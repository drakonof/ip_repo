==> flow/design.v <==
interface udp_gen_inf #
(
  parameter unsigned DATA_WIDTH = 64
);
  logic [DATA_WIDTH - 1 : 0] data;
  logic                      data_valid;      
  logic                      frame_end;
endinterface
`timescale 1ps/1ps
module udp_gen #
(
  parameter unsigned DATA_WIDTH = 64,
  parameter unsigned ADDR_WIDTH = 8
)
(
  input  logic                      clk_i,
  input  logic                      s_rst_n_i,
  input  logic                      en_i,
  output logic [DATA_WIDTH - 1 : 0] data_o,    
  output logic                      data_valid_o,
  output logic                      frame_end_o,
  input  logic [DATA_WIDTH - 1 : 0] mem_data_i,
  output logic [ADDR_WIDTH - 1 : 0] mem_addr_o
); 
  localparam unsigned                     FMS_STATE_NR        = 5;
  localparam unsigned                     FMS_STATE_WIDTH     = $clog2(FMS_STATE_NR);
  localparam unsigned                     GAP_COUNTER_MAX_VAL = 'd12;
  localparam unsigned                     GAP_COUNTER_WIDTH   = $clog2(GAP_COUNTER_MAX_VAL);
  typedef enum logic [FMS_STATE_WIDTH - 1 : 0] {
    IDLE_STATE,
    SIZE_STATE,
    DATA_STATE,
    LAST_DATA_STATE,
    GAP_STATE
  } fsm_state_t;
  fsm_state_t fsm_state;
  fsm_state_t next_fsm_state;
  logic [ADDR_WIDTH - 1 : 0] mem_addr;
  logic [ADDR_WIDTH - 1 : 0] frame_size;
  logic [GAP_COUNTER_WIDTH - 1 : 0] gap_counter;
  always_ff @(posedge clk_i)
    begin
      if (s_rst_n_i == '0)
        begin
          frame_size <= '0;
        end
      else if ((fsm_state == IDLE_STATE) && (en_i == 'h1))
        begin
          frame_size <= mem_data_i[ADDR_WIDTH - 1 : 0];
        end
    end
  always_ff @(posedge clk_i)
    begin
      if (s_rst_n_i == '0)
        begin
          mem_addr <= '0;
        end
      else if (gap_counter == (GAP_COUNTER_MAX_VAL - 'h2))  
        begin
          mem_addr <= '0;
        end
      else if (en_i == 'h1)
        begin
          mem_addr <= mem_addr + 'h1;
        end
    end
  always_ff @(posedge clk_i)
    begin
      if (s_rst_n_i == '0)
        begin
          gap_counter <= '0;
        end
      else if (gap_counter == (GAP_COUNTER_MAX_VAL - 'h1))
        begin
          gap_counter <= '0;
        end
      else if (fsm_state == GAP_STATE)
        begin
          gap_counter <= gap_counter + 'h1;
        end
    end
  always_ff @(posedge clk_i)
    begin
      if (s_rst_n_i == '0)
        begin
          fsm_state <= IDLE_STATE;
        end
      else
        begin
          fsm_state <= next_fsm_state;
        end
    end
  always_comb
    begin
      next_fsm_state = fsm_state;
      case (fsm_state)
      IDLE_STATE:
        begin
          if (en_i == 'h1)
            begin
              next_fsm_state = SIZE_STATE;
            end
        end
      SIZE_STATE:
        begin
          if (en_i == 'h1)
            begin
              next_fsm_state = DATA_STATE;
            end
        end
      DATA_STATE:
        begin
          if ((en_i == 'h1) && (mem_addr == frame_size))
            begin
              next_fsm_state = LAST_DATA_STATE;
            end
        end
      LAST_DATA_STATE:
        begin
          if (en_i == 'h1)
            begin
              next_fsm_state = GAP_STATE;
            end
        end
      GAP_STATE:
        begin
          if (gap_counter == (GAP_COUNTER_MAX_VAL - 'h1))
            begin
              if (en_i == 'h1)
                begin
                  next_fsm_state = SIZE_STATE;
                end
              else
                begin
                  next_fsm_state = IDLE_STATE;
                end
            end
        end
      default:
        begin
          next_fsm_state = IDLE_STATE;
        end
      endcase
    end
  always_comb
    begin
      case (fsm_state)
      IDLE_STATE:
        begin
          data_valid_o = '0;
          frame_end_o  = '0;
          data_o       = '0;
          mem_addr_o   = '0;
          if (en_i == 'h1)
            begin
              mem_addr_o  = mem_addr;
            end
        end
      SIZE_STATE:
        begin
          data_valid_o = '0;
          frame_end_o  = '0;
          mem_addr_o   = mem_addr;
          data_o       = '0;
        end
      DATA_STATE:
        begin
          data_valid_o = 'h1;
          frame_end_o  = '0;
          mem_addr_o   = mem_addr;
          data_o       = mem_data_i;
        end
      LAST_DATA_STATE:
        begin
          data_valid_o = 'h1;
          frame_end_o  = 'h1;
          mem_addr_o   = '0;
          data_o       = mem_data_i;
        end
      GAP_STATE:
        begin
          data_valid_o = '0;
          frame_end_o  = '0;
          mem_addr_o   = '0;
          data_o       = '0;
        end
      default:
        begin
          data_valid_o = '0;
          frame_end_o  = '0;
          mem_addr_o   = '0;
          data_o       = '0;
        end
      endcase
    end
endmodule
Step by step through the tools: udp_gen
Tool output for the design above, in the order of the flow.
Lines are those of the file above, counted from 1.
Operators carry their Yosys type and port widths (W data, S select, Z words).
{ "setup": {"top_module": "udp_gen", "clock": "clk_i", "library": "sky130hd", "lib_corner": "tt_025C_1v80"} }

Word-level counts
Yosys after proc, flatten, opt, wreduce and memory -nomap, before mapping. Memory bits, and registers merged into a memory's read port (data or address), are not among the register bits. Print and check cells are not counted. Equal cells are merged and count once.
{ "bits": {"ff_bits": 23, "inputBits": 67, "elab_cells": 39} }
{ "classes": {"add_sub_neg": 2, "eq_ne": 12, "n_mux": 12, "n_logic": 1, "reduce_logical": 8} }
{ "ops": {"columns": ["op", "n"], "rows": [
  ["$mux W64", 1],
  ["$pmux W8 S2", 1],
  ["$pmux W3 S5", 1],
  ["$mux W3", 5],
  ["$ne A2 B2 Y1 const B", 4],
  ["$reduce_or A2 Y1", 4],
  ["$eq A4 B4 Y1 const B", 2],
  ["$add A8 B1 Y8 const B", 1],
  ["$eq A8 B8 Y1", 1],
  ["$mux W8", 1],
  ["$eq A3 B2 Y1 const B", 2],
  ["$reduce_and A5 Y1", 1],
  ["$add A4 B1 Y4 const B", 1],
  ["$eq A3 B1 Y1 const B", 1],
  ["$eq A3 B3 Y1 const B", 1],
  ["$logic_not A3 Y1", 1],
  ["$mux W1", 3],
  ["$logic_and A1 B1 Y1", 2],
  ["$ne A2 B1 Y1 const B", 1],
  ["$not A1 Y1", 1]
]} }

Logic depth
Yosys ltp: most cells in a row. Word level: on the elaborated netlist, between registers, memories and ports. Mapped: between sequential cells and ports; inverters and the memories' decode and read muxes count.
{ "depth": {"depth_word": 4, "ABC_AREA": 0, "depth_mapped": 5} }

Netlist
The flow's flattened synthesis, as Yosys stat reports it; memories are mapped. The netlist is that of the ABC_AREA named above (0 if unset); the other value can give another one.
{ "synth_totals": {"stdcells": 206, "yosys_area_um2": 1599.0, "seqArea_um2": 500.5, "ffs": 25, "buffers": 12} }
{ "types": {"columns": ["type", "n", "type_area_um2"], "rows": [
  ["sky130_fd_sc_hd__dfxtp_1", 25, 500.48],
  ["sky130_fd_sc_hd__nor2b_1", 73, 456.688],
  ["sky130_fd_sc_hd__xnor2_1", 13, 113.859],
  ["sky130_fd_sc_hd__nand2_1", 20, 75.072],
  ["sky130_fd_sc_hd__nand3_1", 13, 65.062],
  ["sky130_fd_sc_hd__a21boi_0", 8, 60.058],
  ["sky130_fd_sc_hd__nor2_1", 15, 56.304],
  ["sky130_fd_sc_hd__buf_2", 9, 45.043],
  ["sky130_fd_sc_hd__xor2_1", 5, 43.792],
  ["sky130_fd_sc_hd__ha_1", 3, 37.536],
  ["sky130_fd_sc_hd__nand4_1", 5, 31.28],
  ["sky130_fd_sc_hd__a211oi_2", 1, 12.512],
  ["sky130_fd_sc_hd__clkbuf_1", 3, 11.261],
  ["sky130_fd_sc_hd__mux2i_1", 1, 10.01],
  ["sky130_fd_sc_hd__nor3_2", 1, 10.01],
  ["sky130_fd_sc_hd__o211a_1", 1, 10.01],
  ["sky130_fd_sc_hd__nor4b_1", 1, 8.758],
  ["sky130_fd_sc_hd__a211oi_1", 1, 7.507]
]} }
Other cell types: 7; their cells: 8.

Worst setup path after synthesis
OpenSTA on the mapped netlist: ideal clock, no wires. The path of least setup slack (recovery checks aside). Input and output delay are each 20% of the period. Register names are those of the netlist, which keeps one name where synthesis merged equal registers.
{ "synth_path": {"kind": "flip-flop to output port", "startpoint": "register fsm_state", "endpoint": "output port data_o[10]", "clock_period_ns": 1.49, "arrival_ns": 0.967, "required_ns": 1.192, "setup_slack_ns": 0.225, "path_delay_ns": 0.967, "path_stages": 5, "period_less_setup_slack_ns": 1.265} }
"path_delay_ns" is the arrival time less input delay plus setup time.
At an output port there is no setup time.
"path_stages" counts driving pins, that of a launching flip-flop among them; a cell with two outputs on the path counts twice.
"period_less_setup_slack_ns" is the clock period less the worst setup slack; recovery checks do not enter. This is arithmetic on one report: input and output delays are still those of the set period (20% each).
Where an end lacks its bit number, it is one bit of the signal, or one of the new flip-flops if synthesis recoded a state register.
The rows between start and end are the longest chain of elaborated cells between them; the timing report does not say that the signal goes this way. Where chains are equally long, one stands for them.
Each line given opens the expression or statement behind the cell; cells for indexed reads and writes are added by Yosys, which also makes memories of some case tables.
{ "synth_via": {"cell_sequence": "sky130_fd_sc_hd__dfxtp_1 sky130_fd_sc_hd__nor2_1 sky130_fd_sc_hd__buf_2 sky130_fd_sc_hd__buf_2 sky130_fd_sc_hd__nor2b_1", "elab_chain_len": 3, "cone_cells": 4, "cone_classes": "eq/ne (2); mux (1); reduce/logical (1)"} }
{ "synth_lines": {"columns": ["item", "line_no", "rtl"], "rows": [
  ["from (decl)", 36, "fsm_state_t fsm_state;"],
  ["from (assign)", 86, "fsm_state <= IDLE_STATE;"],
  ["from (assign)", 90, "fsm_state <= next_fsm_state;"],
  ["$eq A3 B2 Y1", 147, "case (fsm_state)"],
  ["$reduce_or A2 Y1", null, null],
  ["$mux W64", 147, null],
  ["to (decl)", 19, "output logic [DATA_WIDTH - 1 : 0] data_o,"]
]} }

Path in the finished layout
From the final timing report of flow run A: the path of least setup slack in the routed layout; clock arrival at registers is part of the times.
{ "layout_path": {"kind": "flip-flop to output port", "startpoint": "register fsm_state", "endpoint": "output port data_o[31]", "clock_period_ns": 1.1, "arrival_ns": 1.33, "required_ns": 0.88, "setup_slack_ns": -0.45, "path_stages": 7} }
Where an end lacks its bit number, it is one bit of the signal, or one of the new flip-flops if synthesis recoded a state register.
The rows between start and end are the longest chain of elaborated cells between them; the timing report does not say that the signal goes this way. Where chains are equally long, one stands for them.
{ "layout_via": {"cell_sequence": "sky130_fd_sc_hd__dfxtp_2 sky130_fd_sc_hd__nor2_4 sky130_fd_sc_hd__buf_6 sky130_fd_sc_hd__buf_12 sky130_fd_sc_hd__buf_12 sky130_fd_sc_hd__nor2b_4 sky130_fd_sc_hd__buf_6", "elab_chain_len": 3, "cone_cells": 4, "cone_classes": "eq/ne (2); mux (1); reduce/logical (1)"} }
{ "layout_lines": {"columns": ["item", "line_no", "rtl"], "rows": [
  ["from (decl)", 36, "fsm_state_t fsm_state;"],
  ["from (assign)", 86, "fsm_state <= IDLE_STATE;"],
  ["from (assign)", 90, "fsm_state <= next_fsm_state;"],
  ["$eq A3 B2 Y1", 147, "case (fsm_state)"],
  ["$reduce_or A2 Y1", null, null],
  ["$mux W64", 147, null],
  ["to (decl)", 19, "output logic [DATA_WIDTH - 1 : 0] data_o,"]
]} }

# Flow runs of udp_gen

Record of 2 stored runs of the RTL-to-layout flow on udp_gen, platform sky130hd. The runs are unordered. Constraints: input delay and output delay 20% of the set period each, output load 0.01 pF.
"achieved clock period (ns)" means the clock period less the worst setup slack. The figure is calculated, with input and output delays left at 20% of the set period.
"finish__power__total" rests on the timing tool's default activity at the inputs, not on a simulated workload.

settings of flow run A
{
  "period_ns": 1.1,
  "CORE_UTILIZATION": 23,
  "PLACE_DENSITY": 0.6,
  "CORE_MARGIN": 7,
  "GPL_TIMING_DRIVEN": 1,
  "GPL_ROUTABILITY_DRIVEN": 0,
  "CAP_MARGIN": 20,
  "MIN_ROUTING_LAYER": "met1",
  "MAX_ROUTING_LAYER": "met5",
  "SLEW_MARGIN": 20
}
report of flow run A
yosys chip area after synthesis (um^2): 1599.0
finish__design__die__area: 9482.9
finish__design__instance__area__stdcell: 4342.9
finish__timing__setup__ws: -0.453
finish__timing__setup__tns: -28.529
finish__timing__hold__ws: 0.480
finish__power__total: 2.992e-03
achieved clock period (ns): 1.553

settings of flow run B
{
  "period_ns": 1.5,
  "SETUP_SLACK_MARGIN": 0.23,
  "CAP_MARGIN": 20,
  "CORE_MARGIN": 2,
  "CORE_UTILIZATION": 40,
  "SLEW_MARGIN": 20
}
report of flow run B: did not finish, route, GRT-0232
