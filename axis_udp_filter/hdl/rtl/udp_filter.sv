==> flow/design.v <==
interface udp_gen_inf #
(
  parameter unsigned DATA_WIDTH = 64
);
  logic [DATA_WIDTH - 1 : 0] data;
  logic                      data_valid;      
  logic                      frame_end;
endinterface
`timescale 1 ns / 1 ps
module udp_filter #
(
  localparam unsigned DATA_WIDTH = 64,
  localparam unsigned IPV4_ADDR_WIDTH = 32
)
(
  input  logic                           clk_i,
  input  logic                           s_rst_n_i,
  input  logic                           en_i,
  input  logic [IPV4_ADDR_WIDTH - 1 : 0] ipv4_addr_i,
  input  logic [DATA_WIDTH - 1 : 0]      frame_data_i,
  input  logic                           frame_data_valid_i,
  input  logic                           frame_last_i,
  output logic                           frame_valid_o,
  output logic                           fifo_wr_en_o,
  output logic [DATA_WIDTH - 1 : 0]      fifo_data_o,
  input  logic                           fifo_almost_empty_i,
  input  logic                           fifo_empty_i,
  output logic                           fifo_rst_n_o
);
  localparam unsigned                  FMS_STATE_NR    = 9;
  localparam unsigned                  FMS_STATE_WIDTH = $clog2(FMS_STATE_NR);
  localparam unsigned                  ETHERTYPE_WIDTH = 16;
  localparam [ETHERTYPE_WIDTH - 1 : 0] ETHERTYPE       = 'h0800;
  localparam unsigned                  VERSION_WIDTH   = 4;
  localparam [VERSION_WIDTH - 1 : 0]   VERSION         = 'h4;
  localparam unsigned                  PROTOCOL_WIDTH  = 8;
  localparam [PROTOCOL_WIDTH - 1 : 0]  PROTOCOL        = 'h11;
  typedef enum logic [FMS_STATE_WIDTH - 1 : 0] {
    IDLE_STATE,  
    MAC_STATE,
    ETHERTYPE_VERSION_STATE,
    PROTOCOL_STATE,
    DEST_IPV4_1_STATE,
    WRONG_FRAME_STATE,
    LAST_STATE,
    FIFO_FINISH_0_STATE,
    FIFO_FINISH_1_STATE
  } fsm_state_t;
  fsm_state_t fsm_state;
  fsm_state_t next_fsm_state;
  logic [IPV4_ADDR_WIDTH - 1 : 0]       ipv4_addr;
  logic                                 wrong_frame;
  always_ff @(posedge clk_i)
    begin
      if (s_rst_n_i == '0)
        begin
          ipv4_addr <= '0;
        end
      else if (fsm_state == IDLE_STATE)
        begin
          ipv4_addr <= ipv4_addr_i;
        end
    end
  always_ff @(posedge clk_i)
    begin
      if (s_rst_n_i == '0)
        begin
          wrong_frame <= '0;
        end
      else if (fsm_state == IDLE_STATE)
        begin
          wrong_frame <= '0;
        end
      else if (fsm_state == WRONG_FRAME_STATE)
        begin
          wrong_frame <= 'h1;
        end
    end
  always_ff @(posedge clk_i)
    begin
      if (s_rst_n_i == '0)
        begin
          fsm_state <= IDLE_STATE;
        end
      else
        begin
          fsm_state <= next_fsm_state;
        end
    end
  always_comb
    begin
      next_fsm_state = fsm_state;
      case (fsm_state)
      IDLE_STATE:
        begin
          if (en_i == 'h1)
            begin
              next_fsm_state = MAC_STATE;
            end
        end
      MAC_STATE:
        begin
          if (frame_data_valid_i == 'h1)
            begin
              next_fsm_state = ETHERTYPE_VERSION_STATE;
            end
        end
      ETHERTYPE_VERSION_STATE:
        begin
          if (frame_data_valid_i == 'h1)
            begin
              if ((frame_data_i[55 : 52] == VERSION) &&
                  (frame_data_i[47 : 32] == ETHERTYPE))
                begin
                  next_fsm_state = PROTOCOL_STATE;
                end
              else
                begin
                  next_fsm_state = WRONG_FRAME_STATE;
                end
            end
        end
      PROTOCOL_STATE:
        begin
          if (frame_data_valid_i == 'h1)
            begin
              if (frame_data_i[63 : 56] == PROTOCOL)
                begin
                  next_fsm_state = DEST_IPV4_1_STATE;
                end
              else
                begin
                  next_fsm_state = WRONG_FRAME_STATE;
                end
            end
        end
      DEST_IPV4_1_STATE:
        begin
          if (frame_data_valid_i == 'h1)
            begin
              if (frame_data_i[47 : 16] == ipv4_addr)
                begin
                  next_fsm_state = LAST_STATE;
                end
              else
                begin
                  next_fsm_state = WRONG_FRAME_STATE;
                end
            end
        end
      WRONG_FRAME_STATE:
        begin
          next_fsm_state = LAST_STATE;
        end
      LAST_STATE:
        begin
          if ((frame_last_i == 'h1) && (frame_data_valid_i == 'h1))
            begin
              if (wrong_frame == 'h1)
                begin
                  next_fsm_state = IDLE_STATE;
                end
              else
                begin
                  next_fsm_state = FIFO_FINISH_0_STATE;
                end
            end
        end
      FIFO_FINISH_0_STATE:
        begin
          if (fifo_almost_empty_i == 'h1)
            begin
              next_fsm_state = FIFO_FINISH_1_STATE;
            end
        end
      FIFO_FINISH_1_STATE:
        begin
          if (fifo_empty_i == 'h1)
            begin
              next_fsm_state = IDLE_STATE;
            end
        end
      default:
        begin
          next_fsm_state = IDLE_STATE;
        end
      endcase
    end
  always_comb
    begin
      case (fsm_state)
      IDLE_STATE:
        begin
          fifo_wr_en_o  = '0;
          fifo_data_o   = '0;  
          fifo_rst_n_o  = '0;
          frame_valid_o = '0;
        end
      MAC_STATE:
        begin
          fifo_wr_en_o  = frame_data_valid_i;
          fifo_data_o   = frame_data_i;
          fifo_rst_n_o  = 'h1;
          frame_valid_o = '0;
        end
      ETHERTYPE_VERSION_STATE:
        begin
          fifo_wr_en_o  = frame_data_valid_i;
          fifo_data_o   = frame_data_i;
          fifo_rst_n_o  = 'h1;
          frame_valid_o = '0;
        end
      PROTOCOL_STATE:
        begin
          fifo_wr_en_o  = frame_data_valid_i;
          fifo_data_o   = frame_data_i;
          fifo_rst_n_o  = 'h1;
          frame_valid_o = '0;
        end
      DEST_IPV4_1_STATE:
        begin
          fifo_wr_en_o  = frame_data_valid_i;
          fifo_data_o   = frame_data_i;
          fifo_rst_n_o  = 'h1;
          frame_valid_o = '0;
        end
      WRONG_FRAME_STATE:
        begin
          fifo_wr_en_o  = '0;
          fifo_data_o   = '0;
          fifo_rst_n_o  = '0;
          frame_valid_o = '0;
        end
      LAST_STATE:
        begin
          fifo_rst_n_o = 'h1;
          if (wrong_frame == 'h1)
            begin
              fifo_wr_en_o  = '0;
              fifo_data_o   = '0;
              frame_valid_o = '0;
            end
          else
            begin
              fifo_wr_en_o  = frame_data_valid_i;
              fifo_data_o   = frame_data_i;
              frame_valid_o = 'h1;
            end
        end
      FIFO_FINISH_0_STATE:
        begin
          fifo_wr_en_o  = '0;
          fifo_data_o   = '0;
          fifo_rst_n_o  = 'h1;
          frame_valid_o = 'h1;
        end
      FIFO_FINISH_1_STATE:
        begin
          fifo_wr_en_o  = '0;
          fifo_data_o   = '0;
          fifo_rst_n_o  = 'h1;
          frame_valid_o = '0;
        end
      default:
        begin
          fifo_wr_en_o  = '0;
          fifo_data_o   = '0;
          fifo_rst_n_o  = '0;
          frame_valid_o = '0;
        end
      endcase
    end
endmodule
Tool chain data of udp_filter --
Tool output for the design above, in the order of the flow. Line numbers count from 1 in the design file above. The mark - stands for no value.
Design: design top udp_filter, clock clk_i, library sky130hd, library corner tt_025C_1v80

Elaborated design --
Counts by Yosys on the flattened word-level netlist (proc, flatten, opt, wreduce; memories kept). Register bits leave out memories and registers merged into their read ports (data or address). Print and check cells are left out. Cells with the same type and inputs are merged into one.
Storage and ports: flip-flop bits (word level) 37, input bits 103, output and inout bits 67, word-level cells 51
Operators by class: equality and inequality tests 20, mux-type cells 20, bitwise logic cells 1, reductions and logical operators 7
Operators by type and width (count):
- parallel mux 64 bit (select 2 bit) | 1
- two-way mux 64 bit | 1
- parallel mux 4 bit (select 9 bit) | 1
- == test 32 bit | 1
- two-way mux 4 bit | 8
- == test 4 x 3 -> 1 bit (second input constant) | 5
- == test 16 x 12 -> 1 bit (second input constant) | 1
- != test 2 bit (second input constant) | 8
- == test 4 x 2 -> 1 bit (second input constant) | 2
- == test 8 x 5 -> 1 bit (second input constant) | 1
- AND reduction 8 bit | 1
- OR reduction 7 bit | 1
- two-way mux 3 bit | 2
- == test 4 x 1 -> 1 bit (second input constant) | 1
- == test 4 bit (second input constant) | 1
- zero test 4 bit | 1
- OR reduction 4 bit | 1
- parallel mux 1 bit (select 2 bit) | 2
- two-way mux 1 bit | 4
- logical AND 1 bit | 2
- OR reduction 2 bit | 1
- two-way mux 2 bit | 1
- inverter 1 bit | 1

Logic depth --
Yosys ltp: most cells in a row. Word level: on the elaborated netlist, between registers, memories and ports. Mapped: between sequential cells and ports; inverters and the memories' decode and read muxes count.
Logic depth: depth after elaboration 5, ABC_AREA 0, depth in mapped cells 5, gate-level depth less buffers 5

Netlist --
The flow's flattened synthesis, as Yosys stat reports it; memories are mapped. The netlist is that of the ABC_AREA named above (0 if unset); the other value can give another one.
Synthesis totals: cell count 278, synthesis area 2555.0 sq um, sequential part of the area 840.8 sq um, mapped flip-flops 42, buffers 15
Cell types:
- sky130_fd_sc_hd__dfxtp_1 | count 42, total area 840.806 sq um
- sky130_fd_sc_hd__and2_4 | count 48, total area 420.403 sq um
- sky130_fd_sc_hd__mux2i_1 | count 33, total area 330.317 sq um
- sky130_fd_sc_hd__xnor2_1 | count 32, total area 280.269 sq um
- sky130_fd_sc_hd__nor2_1 | count 36, total area 135.13 sq um
- sky130_fd_sc_hd__and2_1 | count 13, total area 81.328 sq um
- sky130_fd_sc_hd__buf_6 | count 6, total area 67.565 sq um
- sky130_fd_sc_hd__nand4_1 | count 9, total area 56.304 sq um
- sky130_fd_sc_hd__nand2_1 | count 11, total area 41.29 sq um
- sky130_fd_sc_hd__nor4b_1 | count 4, total area 35.034 sq um
- sky130_fd_sc_hd__nor4_1 | count 5, total area 31.28 sq um
- sky130_fd_sc_hd__and2_2 | count 4, total area 30.029 sq um
- sky130_fd_sc_hd__a21oi_1 | count 5, total area 25.024 sq um
- sky130_fd_sc_hd__nor4_4 | count 1, total area 21.27 sq um
- sky130_fd_sc_hd__buf_2 | count 4, total area 20.019 sq um
- sky130_fd_sc_hd__clkbuf_1 | count 4, total area 15.014 sq um
- sky130_fd_sc_hd__inv_1 | count 4, total area 15.014 sq um
- sky130_fd_sc_hd__nand3_1 | count 3, total area 15.014 sq um
Not listed: further types 11, cells in them 14.

Path before layout --
Path of least setup slack by OpenSTA after synthesis, without wires, with an ideal clock, recovery checks aside; 20% of the period is set as input and as output delay. Where synthesis merged equal registers, the netlist keeps one of their names.
Path after synthesis: path type input to output, start input frame_data_valid_i, end output fifo_wr_en_o, clock period 3.3 ns, external input delay 0.660 ns, output delay 0.660 ns, time at the first pin 0.660 ns, arrival 1.203 ns, required time 2.640 ns, setup slack 1.437 ns, delay of the path 0.543 ns, stages on the path 3, buffers on the path 1, synthesis period reached 1.863 ns
"delay of the path" is the arrival time less input delay plus setup time. A path that ends at an output port has no setup time. "stages on the path": output pins that drive a net of the path, with the launching flip-flop's if there is one; two outputs of one cell count as two. "synthesis period reached" = period - worst setup slack (recovery checks aside). The figure is calculated, with input and output delays left at 20% of the set period. Between the ends stands the longest chain of elaborated cells between them, by number of cells; it is not shown to be the way that was timed. Of several equally long chains one is given. A line is the first line of the expression or statement that the cell stems from. Yosys adds cells for indexed reads and writes and turns some case tables into memories.
Between the ends, after synthesis: cell sequence sky130_fd_sc_hd__clkbuf_1 sky130_fd_sc_hd__inv_1 sky130_fd_sc_hd__a21oi_1, length of the longest elaborated chain 2, elaborated cells on any way between the ends 2, RTL lines with such cells 2, classes of those cells mux: 2
Ends and longest elaborated chain, after synthesis:
- start, declared | RTL line 21 | input  logic                           frame_data_valid_i,
- two-way mux 1 bit | RTL line 237 | if (wrong_frame == 'h1)
- parallel mux 1 bit (select 2 bit) | RTL line 191 | case (fsm_state)
- end, declared | RTL line 24 | output logic                           fifo_wr_en_o,

Worst path after layout --
From the final timing report of entry B: the path of least setup slack in the routed layout; clock arrival at registers is part of the times.
Path after layout: path type register to output, start register fsm_state, end output fifo_data_o[11], clock period 1.78 ns, output delay 0.36 ns, time at the first pin 0.30 ns, arrival 1.64 ns, required time 1.42 ns, setup slack -0.21 ns, stages on the path 7, buffers on the path 3
Where an end lacks its bit number, it is one bit of the signal, or one of the new flip-flops if synthesis recoded a state register.
Between the ends, after layout: cell sequence sky130_fd_sc_hd__dfxtp_2 sky130_fd_sc_hd__nor4_4 sky130_fd_sc_hd__buf_6 sky130_fd_sc_hd__nand2_4 sky130_fd_sc_hd__clkbuf_16 sky130_fd_sc_hd__and2_4 sky130_fd_sc_hd__buf_6
Ends and longest elaborated chain, after layout:
- start, declared | RTL line 49 | fsm_state_t fsm_state;
- start, assigned | RTL line 83 | fsm_state <= IDLE_STATE;
- start, assigned | RTL line 87 | fsm_state <= next_fsm_state;
- end, declared | RTL line 25 | output logic [DATA_WIDTH - 1 : 0]      fifo_data_o,
Chain of elaborated cells between the ends: none given.

==> results <==
Record of 2 stored runs of the RTL-to-layout flow on udp_filter, platform sky130hd. The runs are unordered. Constraints: input delay and output delay 20% of the set period each, output load 0.01 pF.
By "clock period achieved" is meant the clock period of the run minus its worst setup slack. This is arithmetic on one report: input and output delays are still those of the set period (20% each).
"time of the worst setup path" is the time allowed to the run's worst setup path (the clock period less input and output delay, where it has them) less its slack. Clock arrival times count: a late capture clock shortens it, a late launch clock lengthens it.
By "overall power" is meant OpenSTA's value without simulated activity: inputs other than the clock are taken to toggle once in ten clock periods, and the tool carries that through the logic.

* Entry A | settings: period_ns 2.52; CORE_UTILIZATION 69; SETUP_SLACK_MARGIN -0.17; PLACE_DENSITY_LB_ADDON 0.28; CELL_PAD_IN_SITES_GLOBAL_PLACEMENT 2; TNS_END_PERCENT 95; ABC_AREA 0; GPL_ROUTABILITY_DRIVEN 1; CAP_MARGIN 5; CORE_MARGIN 2; SLEW_MARGIN 20 | unfinished; error FLW-0024 in placement
* Entry B | settings: period_ns 1.78; SETUP_SLACK_MARGIN 0.26; CAP_MARGIN 20; CORE_MARGIN 2; CORE_UTILIZATION 40; SLEW_MARGIN 20 | results: utilization in the final report 78.2 %; setup slack of the worst path -0.212 ns; overall die area 7,042.6 sq um; lowest hold slack 0.474 ns; standard-cell area after routing 4,907.2 sq um; time of the worst setup path 1.64 ns; class of the worst setup path register to output; clock period achieved 1.992 ns; setup TNS -11.599 ns; Yosys chip area after synthesis 2,555.0 sq um; overall power 0.002752 W
